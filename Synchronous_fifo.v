==> flow/design.v <==
module Synchronous_fifo #(parameter data_width = 10 , address_width = 4)
(input clk , input reset ,input w_enable, input read_enable,
 input[9:0] wr_data, output [9:0] r_data , output full , output empty  );
wire [address_width:0] wptr,rptr ;
wfull  full_logic( rptr, wptr,clk,reset, w_enable, full);
fifo_mem fifo(wr_data, r_data, wptr[address_width-1:0],rptr[address_width-1:0],clk ,full,w_enable,read_enable);
rempty empty_logic(clk , reset , read_enable, wptr, rptr, empty );
endmodule
module fifo_mem #(parameter data_size =10,
parameter address_width = 4)
(input [data_size-1:0] wdata,output[data_size-1:0] rdata,
input[address_width-1:0] wptr,rptr,
input clk , wfull,winc,rinc);
localparam depth = 1<<address_width ;
reg [data_size-1:0] mem [0:depth-1] ;
always @(posedge clk )
    begin
	 if(!wfull && winc)
	 mem[wptr] <= wdata ;
	 end
assign rdata = (rinc)? mem[rptr]:'bz;
endmodule
module wfull #(parameter address_size=4)
(input [address_size:0] rptr,
output reg [address_size:0]  wptr,
input   clk,reset, winc,
output reg wfull);
wire [address_size:0] wnext;
wire  wfull_value ;
always @(posedge clk or posedge reset)
   begin
	if(reset) begin
	wptr <= 0 ;
	end
	else
	wptr <= wnext[address_size:0] ; 
	end
assign wfull_value = ( {~wnext[address_size] , wnext[address_size-1:0]}) == (rptr) && !reset;
assign wnext = wptr + (~wfull & winc) ;
always @(posedge clk or posedge reset )
    begin
	 if(reset)
	    wfull<= 0 ;
	else 
	    wfull <=  wfull_value ;
	 end
endmodule
module rempty #(parameter address_size = 4)
(input clk , reset , rinc,
input[address_size:0] wptr,
output reg[address_size:0] rptr,
output reg rempty );
wire[address_size:0] rnext;
wire rempty_value ;
always @(posedge clk or posedge reset)
   if(reset)
	rptr <= 0 ;
	else
	rptr <= rnext[address_size:0] ;
assign rnext = rptr + (~rempty && rinc); 
assign rempty_value = (wptr == rptr)  ;
always @(posedge clk or posedge reset )
   begin
	if(reset)
	rempty <= 1'b1 ;
	else 
   rempty <= rempty_value ; 
	end
endmodule
# From RTL to reports: Synchronous_fifo
# The steps from the RTL of Synchronous_fifo to its reports follow in flow order.
# Line numbers count from 1 in the design file above.
# Operators: Yosys type, input widths -> output width; for muxes data width and select width s.
# Library cell names are shortened.
# The mark - stands for no value.
# inputs
design	Synchronous_fifo
clock_port	clk
lib	sky130hd
corner	tt_025C_1v80

# Elaborated design
# Yosys after proc, flatten, opt, wreduce and memory -nomap, before mapping. Enables and synchronous resets that opt folds into registers are not counted as muxes. Memory bits, and registers merged into a memory's read port (data or address), are not among the register bits. Print and check cells are not counted. Equal cells are merged and count once.
# Memory sizes are those after Yosys's memory passes, which may raise the word count (mostly to a power of two), join words into wider ones and drop unused or constant bits.
# op_classes
reduce_and_logical	5
logic	4
equal	2
addsub	2
n_mux	4
# op_table
operator	n
$mux 10	2
$eq 5x5->1	2
$not 1->5	1
$add 5x1->5	1
$and 5x1->5	1
$add 5x5->5	1
$mux 4	1
$logic_and 1x1->1	3
$not 1->1	2
$logic_not 1->1	2
$mux 1	1
# word_totals
output_inout_bits	12
word_cells	22
regBits	12
mem_bits_rw	160
input_bits	14
n_memories	1
# mem_list
memory	size	word_bits	rd	write_ports	line_no	source
fifo.mem	16	10	1	1	15	reg [data_size-1:0] mem [0:depth-1] ;

# Longest topological paths
# Longest topological path by Yosys (ltp), each cell counted once; first at word level (registers and memories cut), then after technology mapping (sequential cells cut; the memories' decode and read muxes count).
# logic_depth
word_depth	6
ABC_AREA	0
depth_mapped	7
ltp_nobuf	7

# Mapped cells and area
# Source: synth_stat.txt of the flow (Yosys; design flattened, memories mapped). It holds for the ABC_AREA given above (unset counts as 0); a run with the other value may have another netlist.
# Totals and module areas in this step are rounded.
# types
cell	n
edfxtp_1	160
mux4_1	19
mux4_2	21
dfrtp_1	11
a22oi_1	20
buf_12	4
xnor2_1	9
ha_1	4
nor2_1	13
nand2_1	12
xor2_1	5
buf_2	7
nand3_1	6
dfstp_2	1
nand2b_1	4
nor2b_1	4
nor3_1	5
buf_6	2
# Not listed: further types 9, cells in them 14.
# synth_totals
ff_cells	172
cell_count	321
mapped_area_mm2	0.0068
n_buf	17
seqArea_mm2	0.0051
# The figures by module come from a second, unflattened synthesis with its own total; it is not the netlist above.
# hier_totals
hier_cells	316
area_unflattened_mm2	0.0067
# Rows give one instance, submodules left out.
# by_module
module	instances	mod_area_mm2	n_cells
fifo_mem	1	0.0062	270
wfull	1	0.0003	24
rempty	1	0.00028	22
Synchronous_fifo	1	0	0

# Path before layout
# Path of least setup slack by OpenSTA after synthesis, without wires, with an ideal clock, recovery checks aside; 20% of the period is set as input and as output delay. Where synthesis merged equal registers, the netlist keeps one of their names.
# synth_path
kind	input-to-reg
startpoint	input port w_enable
endpoint	memory fifo.mem[0][0]
in_delay_ns	0.478
stages	3
delay_ns	1.791
tclk_ns	2.39
n_path_buf	0
t_first_pin_ns	0.478
arrival_time_ns	1.879
setup_slack_ns	0.121
required_ns	2.000
synth_period_reached_ns	2.269
# "delay_ns" is the arrival time less input delay plus setup time.
# "stages" counts driving pins, that of a launching flip-flop among them; a cell with two outputs on the path counts twice.
# "synth_period_reached_ns" = period - worst setup slack (recovery checks aside). The figure is calculated, with input and output delays left at 20% of the set period.
# The rows between start and end are the longest chain of elaborated cells between them; the timing report does not say that the signal goes this way. Where chains are equally long, one stands for them.
# A line is the first line of the expression or statement that the cell stems from. Yosys adds cells for indexed reads and writes and turns some case tables into memories.
# The path ends at the enable pin of a flip-flop; only ways to that pin are counted.
# synth_via
cell_sequence	nor2b_1 -> or3b_1 -> nor3_1
elab_chain_len	2
# synth_lines
element	line_no	source
start, declared	2	(input clk , input reset ,input w_enable, input read_enable,
$logic_and 1x1->1	18	if(!wfull && winc)
$mux 4	18
end, declared	15	reg [data_size-1:0] mem [0:depth-1] ;

# Timing after layout
# From the final timing report of record 1: the path of least setup slack in the routed layout; clock arrival at registers is part of the times.
# layout_path
kind	reg-to-output
startpoint	register empty_logic.rptr[0]
endpoint	output port r_data[7]
stages	8
required_ns	2.25
t_first_pin_ns	0.42
tclk_ns	2.81
output_delay_ns	0.56
arrival_time_ns	2.20
n_path_buf	4
setup_slack_ns	0.05
# The rows between start and end are the longest chain of elaborated cells between them; the timing report does not say that the signal goes this way. Where chains are equally long, one stands for them.
# The chain passes a memory read, where the word-level depth is cut; so it can be longer than that depth.
# layout_via
cell_sequence	dfrtp_1 -> buf_6 -> buf_6 -> buf_12 -> mux4_2 -> a22oi_1 -> nand2_1 -> clkdlybuf4s15_2
elab_chain_len	2
# layout_lines
element	line_no	source
start, declared	51	output reg[address_size:0] rptr,
start, assigned	57	rptr <= 0 ;
start, assigned	59	rptr <= rnext[address_size:0] ;
$mem_v2 16x10	15	reg [data_size-1:0] mem [0:depth-1] ;
$mux 10	21	assign rdata = (rinc)? mem[rptr]:'bz;
end, declared	3	input[9:0] wr_data, output [9:0] r_data , output full , output empty  );

FLOW RESULTS
============

Below are 2 stored runs of the flow (Yosys, OpenROAD; platform sky130hd) on Synchronous_fifo, each with its settings and what was measured, unordered. Constraints: input delay and output delay 20% of the set period each, output load 0.01 pF.
"timing.achieved_period_ns": clock period set for the run, less the worst setup slack. It is reckoned from that one timing run; input and output delays stay at 20% of the period that was set.
"worstPathTime_ns": the worst setup path's part of the clock period (all of it between registers, 20% less for each end at a port) less its slack. A launch clock that arrives late makes it longer, a capture clock that arrives late makes it shorter.
"power.total_w": no workload was simulated; the value follows from the tool's default switching activity.
The results are shown rounded.

Record 1, flow files:
==> flow/run.sh <==
#!/bin/bash
# the make line also repeats the synthesis and layout settings of config.mk as NAME=value (left out here)
make -C /OpenROAD-flow-scripts/flow DESIGN_CONFIG=/design/flow/config.mk WORK_HOME=/design/flow/orfs CLKGATE_MAP_FILE= finish
==> flow/config.mk <==
export PLATFORM = sky130hd
export DESIGN_NAME = Synchronous_fifo
export DESIGN_NICKNAME = Synchronous_fifo
export VERILOG_FILES = /design/flow/design.v
export SDC_FILE = /design/flow/constraint.sdc
export NUM_CORES = 4
export LEC_CHECK = 0
export ABC_AREA = 0
export CAP_MARGIN = 20
export CELL_PAD_IN_SITES_GLOBAL_PLACEMENT = 0
export CORE_ASPECT_RATIO = 0.92
export CORE_MARGIN = 8
export CORE_UTILIZATION = 52
export CTS_CLUSTER_SIZE = 58
export GPL_TIMING_DRIVEN = 0
export HOLD_SLACK_MARGIN = 0.01
export MIN_ROUTING_LAYER = met1
export SLEW_MARGIN = 10
export TNS_END_PERCENT = 15
==> flow/constraint.sdc <==
create_clock -name core_clock -period 2.81 [get_ports {clk}]
set_input_delay 0.5620 -clock core_clock [delete_from_list [all_inputs] [get_ports {clk}]]
set_output_delay 0.5620 -clock core_clock [all_outputs]
set_load 0.01 [all_outputs]

==> results of record 1, as CSV <==
result,value
worstSetupSlack_ns,0.053
power.total_w,0.0083
final_stdcell_area_mm2,0.0079
worstPathTime_ns,2.20
worst_setup_path_type,"reg-to-output"
synth_area_mm2,0.0068
timing.achieved_period_ns,2.757
fin_tns_ns,0.000
die_mm2,0.017

Record 2, flow files:
==> flow/run.sh <==
#!/bin/bash
# the make line also repeats the synthesis and layout settings of config.mk as NAME=value (left out here)
make -C /OpenROAD-flow-scripts/flow DESIGN_CONFIG=/design/flow/config.mk WORK_HOME=/design/flow/orfs CLKGATE_MAP_FILE= finish
==> flow/config.mk <==
export PLATFORM = sky130hd
export DESIGN_NAME = Synchronous_fifo
export DESIGN_NICKNAME = Synchronous_fifo
export VERILOG_FILES = /design/flow/design.v
export SDC_FILE = /design/flow/constraint.sdc
export NUM_CORES = 4
export LEC_CHECK = 0
export CAP_MARGIN = 20
export CELL_PAD_IN_SITES_GLOBAL_PLACEMENT = 0
export CORE_ASPECT_RATIO = 0.63
export CORE_MARGIN = 2
export CORE_UTILIZATION = 68
export CTS_CLUSTER_DIAMETER = 380
export CTS_CLUSTER_SIZE = 12
export GPL_ROUTABILITY_DRIVEN = 1
export GPL_TIMING_DRIVEN = 1
export MIN_ROUTING_LAYER = met1
export PLACE_DENSITY_LB_ADDON = 0.28
export SETUP_SLACK_MARGIN = 0.44
export SLEW_MARGIN = 20
export TNS_END_PERCENT = 55
==> flow/constraint.sdc <==
create_clock -name core_clock -period 1.63 [get_ports {clk}]
set_input_delay 0.3260 -clock core_clock [delete_from_list [all_inputs] [get_ports {clk}]]
set_output_delay 0.3260 -clock core_clock [all_outputs]
set_load 0.01 [all_outputs]

Record 2: incomplete, clock tree synthesis halted on DPL-0033
